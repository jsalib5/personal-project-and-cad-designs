==> flow/design.v <==
module tpnco (clock, resetb, step,	mod, mask, ticks, sine_out1, sine_out2);
parameter W_ACCUM = 24; 						 
parameter W_TICK  = 8;  						 
parameter W_STEP  = 24;							 
parameter W_MOD   = 24;							 
input	clock, resetb;     						 
input [W_STEP-1:0] step; 						 
input [W_MOD-1:0]	mod;   						 
input [W_TICK-1:0]	mask;						 
output [W_TICK-1:0]	ticks;					 
output sine_out1, sine_out2;					 
reg [W_ACCUM-1:0]	accum, accum_in;
reg [W_TICK-1:0]	ticks;
reg		wrap;
wire [W_ACCUM-1:0]	sum = accum + step; 	 
wire [W_ACCUM-1:0]	rem = sum - mod;    	 
wire			over = (sum >= mod);
always @(posedge clock or negedge resetb)  
   if (~resetb) accum <= 0;					 
   else         accum <= accum_in;			 
always @(over or rem or sum) begin
   if (over) begin
      accum_in <= rem; 							 
      wrap <= 1;
   end
   else begin
      accum_in <= sum;							 
      wrap <= 0;
   end
end
always @(posedge clock) begin
   if (~resetb) ticks <= 0;					 
   else begin
      if (wrap) 
         ticks <= ticks + 2;					 
   end
end
assign sine_out1 = |(ticks & mask);
assign sine_out2 = |((ticks+1) & mask);
endmodule
Reports on tpnco:

The steps from the RTL of tpnco to its reports follow in flow order.
Line numbers count from 1 in the design file above.
Not given: n/a

* top module: tpnco
* clock: clock
* standard-cell library: sky130hd
* corner: tt_025C_1v80

Word level:

Counts by Yosys on the flattened word-level netlist (proc, flatten, opt, wreduce; memories kept). Register bits leave out memories and registers merged into their read ports (data or address); mux counts leave out enables and synchronous resets folded into registers. Print and check cells are left out. Cells with the same type and inputs are merged into one.

* bits in registers: 32
* elaborated cells: 13

* add/subtract/negate cells: 4
* order comparisons: 1
* multiplexer cells: 2
* bitwise operators: 2
* reductions and logical operators: 2

Operators by type and width (number)
* OR reduction 32 bit: 1
* adder 24 bit: 1
* subtractor 24 bit: 1
* greater-or-equal comparator 24 bit: 1
* two-way mux 24 bit: 1
* adder 8 x 1 -> 9 bit with constant B: 1
* bitwise AND 9 x 8 -> 9 bit: 1
* adder 8 x 2 -> 8 bit with constant B: 1
* bitwise AND 8 bit: 1
* OR reduction 8 bit: 1
* two-way mux 1 bit: 1

Longest topological paths:

Yosys ltp: most cells in a row. Word level: on the elaborated netlist, between registers, memories and ports. Mapped: between sequential cells and ports; inverters and the memories' decode and read muxes count.

* depth after elaboration: 3
* ABC_AREA: 0
* gate-level depth with buffers: 22
* mapped depth without buffers: 20

Mapped cells and area:

Yosys stat after the flow's synthesis: flattened, memories mapped to cells. It holds for the ABC_AREA given above (unset counts as 0); a run with the other value may have another netlist.

* cells in the netlist: 455
* cell area after synthesis: 3648.5 um^2
* sequential area: 740.7 um^2
* flip-flops: 31
* buffers: 15

Cells by type
* sky130_fd_sc_hd__dfrtp_1: number 24, total area 600.576 um^2
* sky130_fd_sc_hd__ha_1: number 48, total area 600.576 um^2
* sky130_fd_sc_hd__xnor2_1: number 33, total area 289.027 um^2
* sky130_fd_sc_hd__a21oi_1: number 47, total area 235.226 um^2
* sky130_fd_sc_hd__a21o_1: number 19, total area 142.637 um^2
* sky130_fd_sc_hd__dfxtp_1: number 7, total area 140.134 um^2
* sky130_fd_sc_hd__nand2_1: number 36, total area 135.13 um^2
* sky130_fd_sc_hd__inv_1: number 33, total area 123.869 um^2
* sky130_fd_sc_hd__mux2_1: number 11, total area 123.869 um^2
* sky130_fd_sc_hd__xor2_1: number 13, total area 113.859 um^2
* sky130_fd_sc_hd__nor2_1: number 30, total area 112.608 um^2
* sky130_fd_sc_hd__nand3_1: number 16, total area 80.077 um^2
* sky130_fd_sc_hd__a31oi_1: number 10, total area 62.56 um^2
* sky130_fd_sc_hd__o21a_1: number 8, total area 60.058 um^2
* sky130_fd_sc_hd__o21ai_1: number 12, total area 60.058 um^2
* sky130_fd_sc_hd__nand4_1: number 9, total area 56.304 um^2
* sky130_fd_sc_hd__o21ai_0: number 11, total area 55.053 um^2
* sky130_fd_sc_hd__a211oi_1: number 6, total area 45.043 um^2

Not listed: further types 38, cells in them 82.

Path before layout:

OpenSTA on the mapped netlist: ideal clock, no wires. The path of least setup slack (recovery checks aside). Input and output delay are each 20% of the period. Register names are those of the netlist, which keeps one name where synthesis merged equal registers.

* path kind: input -> register
* from: input port step[1]
* to: register accum[19]
* clock period: 6.19 ns
* external input delay: 1.238 ns
* setup time: 0.125 ns
* time at the first pin: 1.238 ns
* data arrival time: 4.746 ns
* data required time: 6.065 ns
* setup slack: 1.319 ns
* delay of the path: 3.633 ns
* stages on the path: 17
* synthesis period reached: 4.871 ns

"delay of the path" = arrival - input delay + setup time.
"stages on the path": output pins that drive a net of the path, with the launching flip-flop's if there is one; two outputs of one cell count as two.
"synthesis period reached" = period - worst setup slack (recovery checks aside). The figure is calculated, with input and output delays left at 20% of the set period.
Between the ends stands the longest chain of elaborated cells between them, by number of cells; it is not shown to be the way that was timed. Of several equally long chains one is given.
A line is the first line of the expression or statement that the cell stems from. Yosys adds cells for indexed reads and writes and turns some case tables into memories.

* cell sequence: sky130_fd_sc_hd__ha_1 > sky130_fd_sc_hd__a211oi_1 > sky130_fd_sc_hd__o21ai_1 > sky130_fd_sc_hd__or2_1 > sky130_fd_sc_hd__a21oi_1 > sky130_fd_sc_hd__o21bai_1 > sky130_fd_sc_hd__a21oi_1 > sky130_fd_sc_hd__xnor2_1 > sky130_fd_sc_hd__ha_1 > sky130_fd_sc_hd__and3_4 > sky130_fd_sc_hd__a221o_1 > sky130_fd_sc_hd__a221oi_2 > sky130_fd_sc_hd__nand2_1 > sky130_fd_sc_hd__a221o_1 > sky130_fd_sc_hd__a21oi_2 > sky130_fd_sc_hd__xnor2_1 > sky130_fd_sc_hd__mux2_4
* length of the longest elaborated chain: 3
* elaborated cells on any way between the ends: 4
* those cells by class: add/sub (2); compare (1); mux (1)

Ends and longest elaborated chain, post-synthesis
* start, declared: line 7 `input [W_STEP-1:0] step;`
* adder 24 bit: line 15 `wire [W_ACCUM-1:0] sum = accum + step;`
* subtractor 24 bit: line 16 `wire [W_ACCUM-1:0] rem = sum - mod;`
* two-way mux 24 bit: line 22 `if (over) begin`
* end, assigned: line 19 `if (~resetb) accum <= 0;`
* end, assigned: line 20 `else accum <= accum_in;`
* end, declared: line 12 `reg [W_ACCUM-1:0] accum, accum_in;`

Settings of 2 stored flow runs for module tpnco (sky130hd), not sorted in any way. The constraints put input and output delay at 20% of the set period each and load the outputs with 0.01 pF.

### Run A

==> flow/run.sh <==
#!/bin/bash
# the make line also repeats the synthesis and layout settings of config.mk as NAME=value (left out here)
make -C /OpenROAD-flow-scripts/flow DESIGN_CONFIG=/design/flow/config.mk WORK_HOME=/design/flow/orfs CLKGATE_MAP_FILE= finish
==> flow/config.mk <==
export PLATFORM = sky130hd
export DESIGN_NAME = tpnco
export DESIGN_NICKNAME = tpnco
export VERILOG_FILES = /design/flow/design.v
export SDC_FILE = /design/flow/constraint.sdc
export NUM_CORES = 4
export LEC_CHECK = 0
export CAP_MARGIN = 5
export CELL_PAD_IN_SITES_DETAIL_PLACEMENT = 1
export CORE_ASPECT_RATIO = 0.55
export CORE_MARGIN = 2
export CORE_UTILIZATION = 63
export CTS_CLUSTER_SIZE = 27
export GPL_TIMING_DRIVEN = 0
export HOLD_SLACK_MARGIN = 0.07
export PLACE_DENSITY = 0.78
export SLEW_MARGIN = 20
==> flow/constraint.sdc <==
create_clock -name core_clock -period 5.27 [get_ports {clock}]
set_input_delay 1.0540 -clock core_clock [delete_from_list [all_inputs] [get_ports {clock}]]
set_output_delay 1.0540 -clock core_clock [all_outputs]
set_load 0.01 [all_outputs]

Outcome of run A: incomplete, placement halted on DPL-0033

### Run B

==> flow/run.sh <==
#!/bin/bash
# the make line also repeats the synthesis and layout settings of config.mk as NAME=value (left out here)
make -C /OpenROAD-flow-scripts/flow DESIGN_CONFIG=/design/flow/config.mk WORK_HOME=/design/flow/orfs CLKGATE_MAP_FILE= finish
==> flow/config.mk <==
export PLATFORM = sky130hd
export DESIGN_NAME = tpnco
export DESIGN_NICKNAME = tpnco
export VERILOG_FILES = /design/flow/design.v
export SDC_FILE = /design/flow/constraint.sdc
export NUM_CORES = 4
export LEC_CHECK = 0
export CAP_MARGIN = 20
export CELL_PAD_IN_SITES_DETAIL_PLACEMENT = 2
export CELL_PAD_IN_SITES_GLOBAL_PLACEMENT = 2
export CORE_MARGIN = 2
export CORE_UTILIZATION = 60
export GPL_ROUTABILITY_DRIVEN = 0
export MAX_ROUTING_LAYER = met5
export PLACE_DENSITY_LB_ADDON = 0.23
export SETUP_SLACK_MARGIN = 0.31
export SLEW_MARGIN = 20
==> flow/constraint.sdc <==
create_clock -name core_clock -period 4.33 [get_ports {clock}]
set_input_delay 0.8660 -clock core_clock [delete_from_list [all_inputs] [get_ports {clock}]]
set_output_delay 0.8660 -clock core_clock [all_outputs]
set_load 0.01 [all_outputs]

Outcome of run B: incomplete, placement halted on FLW-0024
